==> flow/design.v <==
module regWithBenefits
    #(parameter W = 8)
    (
    input logic [W-1:0] d,   
    input logic   rstN,      
    input logic   ck,        
    input logic   clr,       
    input logic   ld,        
    input logic   shl,       
    input logic   shIn,      
    output logic [W-1:0] q   
    );
    always_ff @(posedge ck or negedge rstN) begin
        if (!rstN) 
            q <= 0;   
        else begin
            if (clr) 
                q <= 0;  
            else if (ld) 
                q <= d;  
            else if (shl) 
                q <= {q[W-2:0], shIn};  
        end
    end  
endmodule  
### Step by step through the tools: regWithBenefits

Tool output for the design above, in the order of the flow.
Line numbers count from 1 in the design file above.
Cell names lack the library's common part.
A cell with n/a has no value.

* top: regWithBenefits
* clock: ck
* standard-cell library: sky130hd
* corner: tt_025C_1v80

### Word level

Counts by Yosys on the flattened word-level netlist (proc, flatten, opt, wreduce; memories kept). Register bits leave out memories and registers merged into their read ports (data or address). Print and check cells are left out. Cells with the same type and inputs are merged into one.

* input port bits: 14
* cells after elaboration: 5
* flip-flop bits (word level): 8

* mux-type cells: 3
* reduce/logical cells: 1

Operator list (number)
* two-way mux 8 bit: 3
* nonzero test 3 bit: 1

### Longest topological paths

Longest topological path by Yosys (ltp), each cell counted once; first at word level (registers and memories cut), then after technology mapping (sequential cells cut; the memories' decode and read muxes count).

* depth in word-level cells: 3
* ABC_AREA: 0
* depth in mapped cells: 3
* mapped depth without buffers: 2

### After synthesis

Source: synth_stat.txt of the flow (Yosys; design flattened, memories mapped). It holds for the ABC_AREA given above (unset counts as 0); a run with the other value may have another netlist.

Cell types
* dfrtp_1: number 8, total area 200.192 sq um
* mux2i_1: number 8, total area 80.077 sq um
* a211oi_1: number 8, total area 60.058 sq um
* nor2b_1: number 8, total area 50.048 sq um
* buf_6: number 1, total area 11.261 sq um
* buf_1: number 1, total area 3.754 sq um
* inv_2: number 1, total area 3.754 sq um

* chip area (Yosys): 409.1 sq um
* area of sequential cells: 200.2 sq um
* mapped cells: 35
* mapped flip-flops: 8
* buffers: 2

### Path before layout

OpenSTA on the mapped netlist: ideal clock, no wires. The path of least setup slack (recovery checks aside). Input and output delay are each 20% of the period. Register names are those of the netlist, which keeps one name where synthesis merged equal registers.

* path type: input port to flip-flop
* start point: input port shl
* end point: register q[1]
* data required time: 1.546 ns
* input delay: 0.328 ns
* buffers on the path: 1
* stages on the path: 3
* delay of the path: 0.532 ns
* path slack: 0.780 ns
* clock period: 1.64 ns
* launch time at the first pin: 0.328 ns
* arrival time: 0.766 ns
* synthesis period reached: 0.86 ns

"delay of the path" is the arrival time less input delay plus setup time.
"stages on the path" counts driving pins, that of a launching flip-flop among them; a cell with two outputs on the path counts twice.
"synthesis period reached" = period - worst setup slack (recovery checks aside). The figure is calculated, with input and output delays left at 20% of the set period.
The rows between start and end are the longest chain of elaborated cells between them; the timing report does not say that the signal goes this way. Where chains are equally long, one stands for them.
A line is the first line of the expression or statement that the cell stems from. Yosys adds cells for indexed reads and writes and turns some case tables into memories.
At most two assigning lines are given for a register; there are more.

* path through: buf_6 mux2i_1 a211oi_1
* cells in the longest elaborated chain: 3

RTL lines, path after synthesis
* start: declaration: RTL line 9 `input logic   shl,`
* two-way mux 8 bit: RTL line 21 `else if (shl)`
* two-way mux 8 bit: RTL line 19 `else if (ld)`
* two-way mux 8 bit: RTL line 17 `if (clr)`
* end: assignment: RTL line 20 `q <= d;`
* end: assignment: RTL line 22 `q <= {q[W-2:0], shIn};`
* end: declaration: RTL line 11 `output logic [W-1:0] q`

### Worst path after layout

From the final timing report of record 2: the path of least setup slack in the routed layout; clock arrival at registers is part of the times.

* path type: flip-flop to output port
* start point: register q[5]
* end point: output port q[5]
* data required time: 0.75 ns
* buffers on the path: 1
* stages on the path: 2
* arrival time: 0.78 ns
* clock period: 0.942 ns
* launch time at the first pin: 0.22 ns
* path slack: -0.03 ns

At most two assigning lines are given for a register; there are more.

* path through: dfrtp_1 buf_2
* cells in the longest elaborated chain: 0

RTL lines, path post-layout
* start: declaration: RTL line 11 `output logic [W-1:0] q`
* start: assignment: RTL line 20 `q <= d;`
* start: assignment: RTL line 22 `q <= {q[W-2:0], shIn};`
* end: declaration: RTL line 11

Wiki page: regWithBenefits / flow data

Stored flow runs of regWithBenefits (2 of them; Yosys, OpenROAD, sky130hd). They differ in their settings and are not a sequence. Constraints: input delay and output delay 20% of the set period each, output load 0.01 pF.
"clock period reached" is the run's clock period less its worst setup slack. It is reckoned from that one timing run; input and output delays stay at 20% of the period that was set.
By "time of the worst setup path" is meant the share of the clock period that the worst setup path is allowed (20% is reserved at inputs, 20% at outputs), minus its slack. Clock arrival times at its registers enter into it.
"overall power" is the tool's figure for a default switching activity; nothing was simulated.

### Record 1

Settings: `period_ns=1.06`, `CORE_UTILIZATION=56`, `HOLD_SLACK_MARGIN=0.11`, `CORE_ASPECT_RATIO=0.73`, `CELL_PAD_IN_SITES_DETAIL_PLACEMENT=0`, `GPL_ROUTABILITY_DRIVEN=1`, `CTS_CLUSTER_DIAMETER=331`, `SLEW_MARGIN=40`, `MIN_ROUTING_LAYER=met2`, `CAP_MARGIN=20`, `CORE_MARGIN=2`

Incomplete, floorplanning halted on PDN-0185.

### Record 2

Settings: `period_ns=0.942`, `SETUP_SLACK_MARGIN=0.12`, `CAP_MARGIN=20`, `CORE_MARGIN=2`, `CORE_UTILIZATION=40`, `SLEW_MARGIN=20`

- Standard-cell area after routing: 696.9 sq um
- Final setup TNS: -0.070 ns
- Time of the worst setup path: 0.78 ns
- Kind of the worst setup path: flip-flop to output port
- Total die area: 1,294.6 sq um
- Clock period reached: 0.970 ns
- Overall power: 810.4 µW
- Mapped cell area after synthesis: 409.1 sq um
- Utilization after routing: 74.5%
- Smallest setup slack: -0.028 ns
